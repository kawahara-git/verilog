==> flow/design.v <==
`default_nettype none
module sec_counter
  (
   input wire         clk_6m,
   input wire         xrst,
   output reg [ 7: 0] Q
   );
  reg [22: 0]	count = 23'd1;
  always @(posedge clk_6m)  begin
    if (!xrst) begin
      Q <= 8'd0;
      count <= 23'd1;
    end
    else begin
      if (count == 23'd6000000) begin
        Q <= Q + 8'd1;
        count <= 23'd1;
      end
      else begin
        count <= count + 1'b1;
      end
    end
  end
endmodule
`default_nettype wire
# From RTL to reports: sec_counter
# What the tools print for sec_counter, step after step.
# Lines are those of the file above, counted from 1.
# Cell names lack the library's common part.
# The mark n/a stands for no value.
[inputs] top="sec_counter" clk_port="clk_6m" library="sky130hd" pvt_corner="tt_025C_1v80"

# Elaborated design
# Yosys after proc, flatten, opt, wreduce and memory -nomap, before mapping. Enables and synchronous resets that opt folds into registers are not counted as muxes. Memory bits, and registers merged into a memory's read port (data or address), are not among the register bits. Print and check cells are not counted. Equal cells are merged and count once.
[word_totals] regBits=31 wordCells=7
[classes] add_sub_neg=2 n_eq=1 logic=1 reduce_and_logical=1
[op_table] operator="adder 23 x 1 -> 23 bit (second input constant)" count=1
[op_table] operator="== test 23 bit (second input constant)" count=1
[op_table] operator="adder 8 x 1 -> 8 bit (second input constant)" count=1
[op_table] operator="OR reduction 2 bit" count=1
[op_table] operator="NOT 1 bit" count=1

# Logic depth
# Depth = most cells in a row (Yosys ltp): at word level without a register or memory, in the mapped netlist without a sequential cell, where the memories' decode and read muxes count.
[depth] depth_word=2 ABC_AREA=0 depth_mapped=7 depth_no_buf=6

# Mapped cells and area
# Yosys stat after the flow's synthesis: flattened, memories mapped to cells. It holds for the ABC_AREA given above (unset counts as 0); a run with the other value may have another netlist.
# The area totals of this step are shown rounded.
[synth_totals] stdcells=174 synth_area_um2=1505 sequential_area_um2=620.6 ff_cells=31
[types] cell="dfxtp_1" count=31 area_total_um2=620.595
[types] cell="xnor2_1" count=9 area_total_um2=78.826
[types] cell="a21oi_1" count=15 area_total_um2=75.072
[types] cell="or4_1" count=10 area_total_um2=75.072
[types] cell="nor2_1" count=15 area_total_um2=56.304
[types] cell="nand3_1" count=11 area_total_um2=55.053
[types] cell="o31ai_1" count=7 area_total_um2=52.55
[types] cell="o21ai_0" count=9 area_total_um2=45.043
[types] cell="ha_1" count=3 area_total_um2=37.536
[types] cell="nand4_1" count=6 area_total_um2=37.536
[types] cell="inv_1" count=9 area_total_um2=33.782
[types] cell="nand2_1" count=9 area_total_um2=33.782
[types] cell="or3_1" count=5 area_total_um2=31.28
[types] cell="xor2_1" count=3 area_total_um2=26.275
[types] cell="buf_6" count=2 area_total_um2=22.522
[types] cell="or4_4" count=2 area_total_um2=22.522
[types] cell="or4bb_1" count=2 area_total_um2=22.522
[types] cell="mux2i_1" count=2 area_total_um2=20.019
# Not listed: further types 14, cells in them 24.

# Path before layout
# Source: OpenSTA report_checks on the synthesized netlist (no wires, ideal clock, input and output delay 20% of the period each), path of least setup slack; recovery checks are left aside. Register names are those of the netlist, which keeps one name where synthesis merged equal registers.
[synth_path] path_type="flip-flop to flip-flop" startpoint="register count[13]" endpoint="register Q[4]" period_ns=2.3 setup_time_ns=0.070 launch_ns=0.000 arrival_ns=2.110 required_time_ns=2.230 setup_slack_ns=0.120 path_delay_ns=2.180 stages=6 path_buffers=1 period_less_setup_slack_ns=2.18
# "path_delay_ns" is the arrival time less input delay plus setup time.
# "stages": output pins that drive a net of the path, with the launching flip-flop's if there is one; two outputs of one cell count as two.
# "period_less_setup_slack_ns" is the clock period less the worst setup slack; recovery checks do not enter. This is arithmetic on one report: input and output delays are still those of the set period (20% each).
# Between the ends stands the longest chain of elaborated cells between them, by number of cells; it is not shown to be the way that was timed. Of several equally long chains one is given.
# A line is the first line of the expression or statement that the cell stems from. Yosys adds cells for indexed reads and writes and turns some case tables into memories.
# At most two assigning lines are given for a register; there are more.
[synth_via] path_cell_list="dfxtp_1 or4_1 or4_4 buf_6 or4_1 a21oi_1" elab_chain_len=1 cone_cells=1 classes_between="eq/ne (1)"
[synth_lines] item="start: declaration" line=8 rtl="reg [22: 0] count = 23'd1;"
[synth_lines] item="start: assignment" line=12 rtl="count <= 23'd1;"
[synth_lines] item="start: assignment" line=20 rtl="count <= count + 1'b1;"
[synth_lines] item="== test 23 bit" line=15 rtl="if (count == 23'd6000000) begin"
[synth_lines] item="end: assignment" line=11 rtl="Q <= 8'd0;"
[synth_lines] item="end: assignment" line=16 rtl="Q <= Q + 8'd1;"
[synth_lines] item="end: declaration" line=6 rtl="output reg [ 7: 0] Q"

# Path in the finished layout
# From the final timing report of flow run A: the path of least setup slack in the routed layout; clock arrival at registers is part of the times.
[layout_path] path_type="flip-flop to flip-flop" startpoint="register count[0]" endpoint="register Q[4]" period_ns=2.43 setup_time_ns=0.06 launch_ns=0.34 arrival_ns=2.55 required_time_ns=2.70 setup_slack_ns=0.16 stages=7 path_buffers=0
# Between the ends stands the longest chain of elaborated cells between them, by number of cells; it is not shown to be the way that was timed. Of several equally long chains one is given.
# At most two assigning lines are given for a register; there are more.
[layout_via] path_cell_list="dfxtp_1 inv_1 ha_1 or3b_2 or4_4 or4_1 a21oi_1" elab_chain_len=1 cone_cells=1 classes_between="eq/ne (1)"
[layout_lines] item="start: declaration" line=8 rtl="reg [22: 0] count = 23'd1;"
[layout_lines] item="start: assignment" line=12 rtl="count <= 23'd1;"
[layout_lines] item="start: assignment" line=20 rtl="count <= count + 1'b1;"
[layout_lines] item="== test 23 bit" line=15 rtl="if (count == 23'd6000000) begin"
[layout_lines] item="end: assignment" line=11 rtl="Q <= 8'd0;"
[layout_lines] item="end: assignment" line=16 rtl="Q <= Q + 8'd1;"
[layout_lines] item="end: declaration" line=6 rtl="output reg [ 7: 0] Q"

Memo
Re: implementation data of sec_counter

sec_counter through Yosys and OpenROAD on sky130hd: 2 stored runs, unordered, with their settings and measured results. The constraints put input and output delay at 20% of the set period each and load the outputs with 0.01 pF.
"achieved clock period" means the clock period less the worst setup slack. The figure is calculated, with input and output delays left at 20% of the set period.
"worst setup path time": the worst setup path's part of the clock period (all of it between registers, 20% less for each end at a port) less its slack. A launch clock that arrives late makes it longer, a capture clock that arrives late makes it shorter.
By "power" is meant OpenSTA's value without simulated activity: inputs other than the clock are taken to toggle once in ten clock periods, and the tool carries that through the logic.
The results are shown rounded.
[flow run A] settings: period_ns=2.43, CORE_UTILIZATION=66, CAP_MARGIN=20, CORE_MARGIN=2, SLEW_MARGIN=20
[flow run A] result: chip area after synthesis (Yosys) 1505 µm², die area 2679 µm², standard-cell area of the final layout 1662 µm², utilization 75.8 %, worst setup slack after layout 0.155 ns, total negative slack 0.000 ns, worst hold slack 0.482 ns, power 866.7 uW, achieved clock period 2.275 ns, worst setup path time 2.27 ns, worst setup path kind flip-flop to flip-flop
[flow run B] settings: period_ns=1.47, CORE_UTILIZATION=49, PLACE_DENSITY=0.87, CELL_PAD_IN_SITES_DETAIL_PLACEMENT=0, TNS_END_PERCENT=65, SLEW_MARGIN=0, CAP_MARGIN=20, CORE_MARGIN=2
[flow run B] result: chip area after synthesis (Yosys) 1505 µm², die area 3531 µm², standard-cell area of the final layout 2110 µm², utilization 70.8 %, worst setup slack after layout -0.673 ns, total negative slack -18.95 ns, worst hold slack 0.478 ns, power 1487 uW, achieved clock period 2.143 ns, worst setup path time 2.14 ns, worst setup path kind flip-flop to flip-flop
