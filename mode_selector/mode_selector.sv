==> flow/design.v <==
`default_nettype none
module mode_selector
  (
   input wire         xrst,
   input wire         clk,
   input wire [ 1: 0] mode,
   output reg [ 7: 0] data = 8'd0
   );
  reg 	[ 7: 0]	count = 8'd0;
  always @(posedge clk) begin
    if (!xrst) begin
      count <= 8'd0;
    end
    else begin
      count <= count + 8'd1;
    end
  end
  always @(posedge clk) begin
    if (!xrst) begin
      data <= 8'd0;
    end
    else if (mode == 2'd1) begin
      data <= count;
    end
    else if (mode == 2'd2) begin
      data <= 8'd2;
    end
    else if (mode == 2'd3) begin
      data <= 8'd3;
    end
    else begin
      data <= 8'd0;
    end
  end
endmodule
`default_nettype wire
### Reports on mode_selector

The steps from the RTL of mode_selector to its reports follow in flow order.
Line numbers count from 1 in the design file above.
Operators carry their Yosys type and port widths (W data, S select, Z words).
Library cell names are shortened.
The mark n/a stands for no value.

| set-up | value |
|---|---|
| design top | mode_selector |
| clock input | clk |
| library | sky130hd |
| library corner | tt_025C_1v80 |

### After elaboration

Yosys after proc, flatten, opt, wreduce and memory -nomap, before mapping. Enables and synchronous resets that opt folds into registers are not counted as muxes. Memory bits, and registers merged into a memory's read port (data or address), are not among the register bits. Print and check cells are not counted. Equal cells are merged and count once.

| bit counts | value |
|---|---|
| register bits | 16 |
| input bits | 4 |

| cells by class | value |
|---|---|
| add/subtract/negate cells | 1 |
| equal/unequal tests | 3 |
| muxes and demuxes | 3 |

Operators by type and width:

| operator | number |
|---|---|
| $add A8 B1 Y8 const B | 1 |
| $mux W8 | 1 |
| $eq A2 B2 Y1 const B | 2 |
| $mux W2 | 2 |
| $eq A2 B1 Y1 const B | 1 |

### Logic depth

Yosys ltp: most cells in a row. Word level: on the elaborated netlist, between registers, memories and ports. Mapped: between sequential cells and ports; inverters and the memories' decode and read muxes count.

| depth | value |
|---|---|
| depth in word-level cells | 4 |
| ABC_AREA | 0 |
| gate-level depth with buffers | 4 |
| depth with buffers taken out | 4 |

### Netlist

Source: synth_stat.txt of the flow (Yosys; design flattened, memories mapped). It holds for the ABC_AREA given above (unset counts as 0); a run with the other value may have another netlist.

Cell types:

| cell type | number | total area (um2) |
|---|---|---|
| dfxtp_1 | 16 | 320.307 |
| and2_1 | 9 | 56.304 |
| nand3_1 | 5 | 25.024 |
| mux2i_1 | 2 | 20.019 |
| xnor2_1 | 2 | 17.517 |
| ha_1 | 1 | 12.512 |
| nand2b_1 | 2 | 12.512 |
| nor2b_1 | 2 | 12.512 |
| nand2_1 | 3 | 11.261 |
| nor2_1 | 3 | 11.261 |
| xor2_1 | 1 | 8.758 |
| a21boi_1 | 1 | 7.507 |
| and2_2 | 1 | 7.507 |
| and3_2 | 1 | 7.507 |
| nand4_1 | 1 | 6.256 |
| or3_1 | 1 | 6.256 |
| a21oi_1 | 1 | 5.005 |
| o21ai_0 | 1 | 5.005 |
| clkbuf_1 | 1 | 3.754 |

| synthesis totals | value |
|---|---|
| standard cells after synthesis | 54 |
| chip area (Yosys) | 556.8 um2 |
| sequential part of the area | 320.3 um2 |
| flip-flop cells | 16 |

### Worst setup path after synthesis

Path of least setup slack by OpenSTA after synthesis, without wires, with an ideal clock, recovery checks aside; 20% of the period is set as input and as output delay. Where synthesis merged equal registers, the netlist keeps one of their names.

| path post-synthesis | value |
|---|---|
| path type | register to register |
| from | register count[0] |
| to | register count[4] |
| clock period | 1380 ps |
| library setup time | 115 ps |
| launch time at the first pin | 0 ps |
| data arrival time | 937 ps |
| required time | 1265 ps |
| slack | 328 ps |
| delay of the path | 1052 ps |
| driving pins on the path | 5 |
| buffers on the path | 0 |
| period reached after synthesis | 1052 ps |

"delay of the path" is the arrival time less input delay plus setup time.
"driving pins on the path" counts driving pins, that of a launching flip-flop among them; a cell with two outputs on the path counts twice.
"period reached after synthesis" is the clock period less the worst setup slack; recovery checks do not enter. This is arithmetic on one report: input and output delays are still those of the set period (20% each).
The rows between start and end are the longest chain of elaborated cells between them; the timing report does not say that the signal goes this way. Where chains are equally long, one stands for them.
Each line given opens the expression or statement behind the cell; cells for indexed reads and writes are added by Yosys, which also makes memories of some case tables.

| between the ends, post-synthesis | value |
|---|---|
| cell sequence | dfxtp_1 -> ha_1 -> nand3_1 -> xnor2_1 -> and2_1 |
| cells in the longest elaborated chain | 1 |
| elaborated cells on any way between the ends | 1 |
| RTL lines with such cells | 1 |
| classes of those cells | add/sub (1) |

Ends and longest elaborated chain, post-synthesis:

| element | RTL line | RTL |
|---|---|---|
| start, declared | 9 | `reg [ 7: 0] count = 8'd0;` |
| start, assigned | 12 | `count <= 8'd0;` |
| start, assigned | 15 | `count <= count + 8'd1;` |
| $add A8 B1 Y8 | 15 |  |
| end, assigned | 12 |  |
| end, assigned | 15 |  |
| end, declared | 9 |  |

### Worst path after layout

Path of least setup slack in the final report of flow run A (OpenROAD, finished layout, wires in). Where an end is a register, its clock arrival counts in the times.
The path's times are printed in steps of 10 ps; the period is the one set.

| path after layout | value |
|---|---|
| path type | register to register |
| from | register count[1] |
| to | register count[7] |
| clock period | 790 ps |
| library setup time | 60 ps |
| launch time at the first pin | 280 ps |
| data arrival time | 1220 ps |
| required time | 1010 ps |
| slack | -210 ps |
| driving pins on the path | 4 |
| buffers on the path | 0 |

The rows between start and end are the longest chain of elaborated cells between them; the timing report does not say that the signal goes this way. Where chains are equally long, one stands for them.

| between the ends, after layout | value |
|---|---|
| cell sequence | dfxtp_4 -> nand3_2 -> or3_1 -> a21boi_1 |
| cells in the longest elaborated chain | 1 |
| elaborated cells on any way between the ends | 1 |
| RTL lines with such cells | 1 |
| classes of those cells | add/sub (1) |

Ends and longest elaborated chain, after layout:

| element | RTL line | RTL |
|---|---|---|
| start, declared | 9 | `reg [ 7: 0] count = 8'd0;` |
| start, assigned | 12 | `count <= 8'd0;` |
| start, assigned | 15 | `count <= count + 8'd1;` |
| $add A8 B1 Y8 | 15 |  |
| end, assigned | 12 |  |
| end, assigned | 15 |  |
| end, declared | 9 |  |

Memo
Re: implementation data of mode_selector

2 stored runs of mode_selector in the flow (synthesis by Yosys, layout by OpenROAD, sky130hd cells), in arbitrary order. Constraints: input delay and output delay 20% of the set period each, output load 0.01 pF.
"reached clock period": clock period set for the run, less the worst setup slack. It is reckoned from that one timing run; input and output delays stay at 20% of the period that was set.
By "time used up by the worst setup path" is meant the share of the clock period that the worst setup path is allowed (20% is reserved at inputs, 20% at outputs), minus its slack. Clock arrival times at its registers enter into it.
"total design power" rests on the timing tool's default activity at the inputs, not on a simulated workload.
"time used up by the worst setup path" is known to 10 ps.
Settings: -- = not set for that run.
Results: -- = not shown.

| run name | period_ns | CORE_UTILIZATION | PLACE_DENSITY | GPL_TIMING_DRIVEN | GPL_ROUTABILITY_DRIVEN | CAP_MARGIN | CORE_MARGIN | SLEW_MARGIN | SETUP_SLACK_MARGIN | HOLD_SLACK_MARGIN | CELL_PAD_IN_SITES_GLOBAL_PLACEMENT | ABC_AREA | MIN_ROUTING_LAYER | standard-cell area of the final layout (um2) | total design power (W) | reached clock period (ps) | netlist area reported by Yosys (um2) | area of the die (um2) | worst hold slack (ps) | post-route setup TNS (ps) | final design utilization | time used up by the worst setup path (ps) | worst setup path kind | worst setup slack after layout (ps) |
|---|---|---|---|---|---|---|---|---|---|---|---|---|---|---|---|---|---|---|---|---|---|---|---|---|
| flow run A | 0.79 | 28 | 0.94 | 1 | 0 | 20 | 2 | 20 | -- | -- | -- | -- | -- | 839.6 | 0.001481 | 996 | 556.8 | 2361.0 | 198 | -1342 | 0.437 | 1000 | register to register | -206 |
| flow run B | 1.08 | 52 | -- | -- | 0 | 15 | 2 | 5 | 0.22 | 0.04 | 2 | 0 | met1 | -- | -- | -- | -- | -- | -- | -- | -- | -- | -- | -- |

Flow run B: no results, placement failed with GPL-0301
